==> flow/design.v <==
module adder(a,b,c,d,clk,rst);
    parameter N = 3;
    input [(2**N)-1:0] a,b,c;
    input clk,rst;
    output reg [(2**N)-1:0] d;
    integer i;
    always @(posedge clk or posedge rst) begin
        if(rst) begin
            d = 0;
        end
        else begin
            d = a + b + c;
        end
    end
endmodule
### Reports on adder

The steps from the RTL of adder to its reports follow in flow order.
Lines are those of the file above, counted from 1.
Operators carry their Yosys type and port widths (W data, S select, Z words).
Cell names lack the library's common part.
The mark n/a stands for no value.

| inputs | value |
|---|---|
| top module | adder |
| clock | clk |
| cell library | sky130hd |
| timing corner | tt_025C_1v80 |

### Elaborated design

Source: Yosys, flattened and elaborated, memories not mapped. Widths are those after wreduce; folded enables and synchronous resets count as part of the registers. Registers that Yosys merges into a memory's read port (data or address) are not register bits. Print and check cells do not count. Equal cells are merged and count once.

| operators by class | value |
|---|---|
| add/sub/neg operators | 2 |

Operators with widths:

| cell | number |
|---|---|
| $add A8 B8 Y8 | 2 |

| word-level totals | value |
|---|---|
| bits of input ports | 26 |
| cells after elaboration | 3 |
| output and inout bits | 8 |
| flip-flop bits (word level) | 8 |

### Depth

Longest topological path by Yosys (ltp), each cell counted once; first at word level (registers and memories cut), then after technology mapping (sequential cells cut; the memories' decode and read muxes count).

| logic depth | value |
|---|---|
| depth in word-level cells | 2 |
| ABC_AREA | 0 |
| depth in mapped cells | 10 |
| mapped depth without buffers | 10 |

### Netlist

Yosys stat after the flow's synthesis: flattened, memories mapped to cells. It holds for the ABC_AREA given above (unset counts as 0); a run with the other value may have another netlist.
The area totals of this step are shown rounded.

Cells by type:

| cell | number | area in all (um2) |
|---|---|---|
| dfrtp_1 | 8 | 200.192 |
| fa_1 | 8 | 160.154 |
| ha_1 | 6 | 75.072 |
| xnor2_1 | 6 | 52.55 |
| inv_1 | 11 | 41.29 |
| a21oi_1 | 3 | 15.014 |
| nor2b_4 | 1 | 13.763 |
| o22ai_2 | 1 | 12.512 |
| o31a_1 | 1 | 8.758 |
| xor2_1 | 1 | 8.758 |
| nand2_1 | 2 | 7.507 |
| nor2_1 | 2 | 7.507 |
| o211ai_1 | 1 | 7.507 |
| o21a_1 | 1 | 7.507 |
| nor2b_1 | 1 | 6.256 |
| or2_2 | 1 | 6.256 |
| o21ai_0 | 1 | 5.005 |

| synthesis totals | value |
|---|---|
| buffer cells | 0 |
| mapped cells | 55 |
| mapped flip-flops | 8 |
| cell area after synthesis | 635.6 um2 |
| sequential area | 200.2 um2 |

### Path before layout

Path of least setup slack by OpenSTA after synthesis, without wires, with an ideal clock, recovery checks aside; 20% of the period is set as input and as output delay. Where synthesis merged equal registers, the netlist keeps one of their names.

| timing after synthesis | value |
|---|---|
| path kind | input to register |
| start point | input a[1] |
| end point | register d[7] |
| data arrival time | 2395 ps |
| required time | 3796 ps |
| time at the first pin | 784 ps |
| path slack | 1401 ps |
| stages | 8 |
| clock period | 3920 ps |
| buffers on the path | 0 |
| setup time | 124 ps |
| path delay | 1735 ps |
| external input delay | 784 ps |
| synthesis period reached | 2519 ps |

"path delay" = arrival - input delay + setup time.
"stages": output pins that drive a net of the path, with the launching flip-flop's if there is one; two outputs of one cell count as two.
"synthesis period reached" = period - worst setup slack (recovery checks aside). The figure is calculated, with input and output delays left at 20% of the set period.
Between the ends stands the longest chain of elaborated cells between them, by number of cells; it is not shown to be the way that was timed. Of several equally long chains one is given.
A line is the first line of the expression or statement that the cell stems from. Yosys adds cells for indexed reads and writes and turns some case tables into memories.

| on the way, after synthesis | value |
|---|---|
| path through | fa_1 -> ha_1 -> inv_1 -> fa_1 -> nor2b_4 -> o31a_1 -> o22ai_2 -> xnor2_1 |
| length of the longest elaborated chain | 2 |
| elaborated cells on any way between the ends | 2 |
| RTL lines with such cells | 1 |
| classes of those cells | 2 x add/sub |

Ends and longest elaborated chain, after synthesis:

| item | RTL line | RTL |
|---|---|---|
| start, declared | 3 | `input [(2**N)-1:0] a,b,c;` |
| $add A8 B8 Y8 (2 in a row) | 12 | `d = a + b + c;` |
| end, assigned | 9 | `d = 0;` |
| end, assigned | 12 |  |
| end, declared | 5 | `output reg [(2**N)-1:0] d;` |

### Timing after layout

Path of least setup slack in the final report of flow run A (OpenROAD, finished layout, wires in). Where an end is a register, its clock arrival counts in the times.
The report prints the path's times to 10 ps; the period is as set.

| timing after layout | value |
|---|---|
| path kind | input to register |
| start point | input a[1] |
| end point | register d[7] |
| time at the first pin | 890 ps |
| external input delay | 890 ps |
| clock period | 4450 ps |
| path slack | 1540 ps |
| required time | 4580 ps |
| stages | 9 |
| data arrival time | 3040 ps |
| setup time | 120 ps |
| buffers on the path | 1 |

Between the ends stands the longest chain of elaborated cells between them, by number of cells; it is not shown to be the way that was timed. Of several equally long chains one is given.

| on the way, after layout | value |
|---|---|
| path through | clkdlybuf4s50_1 -> fa_1 -> ha_1 -> inv_1 -> fa_1 -> nor2b_4 -> o31a_1 -> o22ai_2 -> xnor2_1 |
| length of the longest elaborated chain | 2 |
| elaborated cells on any way between the ends | 2 |
| RTL lines with such cells | 1 |
| classes of those cells | 2 x add/sub |

Ends and longest elaborated chain, after layout:

| item | RTL line | RTL |
|---|---|---|
| start, declared | 3 | `input [(2**N)-1:0] a,b,c;` |
| $add A8 B8 Y8 (2 in a row) | 12 | `d = a + b + c;` |
| end, assigned | 9 | `d = 0;` |
| end, assigned | 12 |  |
| end, declared | 5 | `output reg [(2**N)-1:0] d;` |

adder through Yosys and OpenROAD on sky130hd: 2 stored runs, unordered, with their settings and measured results. The constraints put input and output delay at 20% of the set period each and load the outputs with 0.01 pF.
"achieved period": clock period set for the run, less the worst setup slack. It is reckoned from that one timing run; input and output delays stay at 20% of the period that was set.
By "time of the worst setup path" is meant the share of the clock period that the worst setup path is allowed (20% is reserved at inputs, 20% at outputs), minus its slack. Clock arrival times at its registers enter into it.
By "total power of the final layout" is meant OpenSTA's value without simulated activity: inputs other than the clock are taken to toggle once in ten clock periods, and the tool carries that through the logic.
"time of the worst setup path" is known to 10 ps.
The measured numbers are rounded.

#### Flow run A

| setting | value |
|---|---|
| period_ns | `4.45` |
| CORE_UTILIZATION | `44` |
| SETUP_SLACK_MARGIN | `1.04` |
| PLACE_DENSITY_LB_ADDON | `0.1` |
| CORE_ASPECT_RATIO | `1.38` |
| TNS_END_PERCENT | `20` |
| GPL_TIMING_DRIVEN | `1` |
| GPL_ROUTABILITY_DRIVEN | `1` |
| CTS_CLUSTER_SIZE | `35` |
| CTS_CLUSTER_DIAMETER | `87` |
| SLEW_MARGIN | `40` |
| MAX_ROUTING_LAYER | `met4` |
| CAP_MARGIN | `20` |
| CORE_MARGIN | `2` |

| result | value |
|---|---|
| area of the synthesized netlist | 635.6 um2 |
| overall die area | 1769 um2 |
| std-cell area (final layout) | 1011 um2 |
| final utilization | 73.2 % |
| setup slack of the worst path | 1543 ps |
| final setup TNS | 0 ps |
| total power of the final layout | 0.3411 mW |
| achieved period | 2907 ps |
| time of the worst setup path | 2020 ps |
| worst setup path kind | input to register |

#### Flow run B

| setting | value |
|---|---|
| period_ns | `4.14` |
| CORE_UTILIZATION | `18` |
| SETUP_SLACK_MARGIN | `1.09` |
| CORE_ASPECT_RATIO | `1.79` |
| CORE_MARGIN | `4` |
| CELL_PAD_IN_SITES_GLOBAL_PLACEMENT | `0` |
| TNS_END_PERCENT | `30` |
| GPL_ROUTABILITY_DRIVEN | `1` |
| CTS_CLUSTER_SIZE | `63` |
| CTS_CLUSTER_DIAMETER | `361` |
| MIN_ROUTING_LAYER | `met1` |
| CAP_MARGIN | `20` |
| SLEW_MARGIN | `20` |

| result | value |
|---|---|
| area of the synthesized netlist | 635.6 um2 |
| overall die area | 4587 um2 |
| std-cell area (final layout) | 1064 um2 |
| final utilization | 31.6 % |
| setup slack of the worst path | 1266 ps |
| final setup TNS | 0 ps |
| total power of the final layout | 0.3955 mW |
| achieved period | 2874 ps |
| time of the worst setup path | 2050 ps |
| worst setup path kind | input to register |
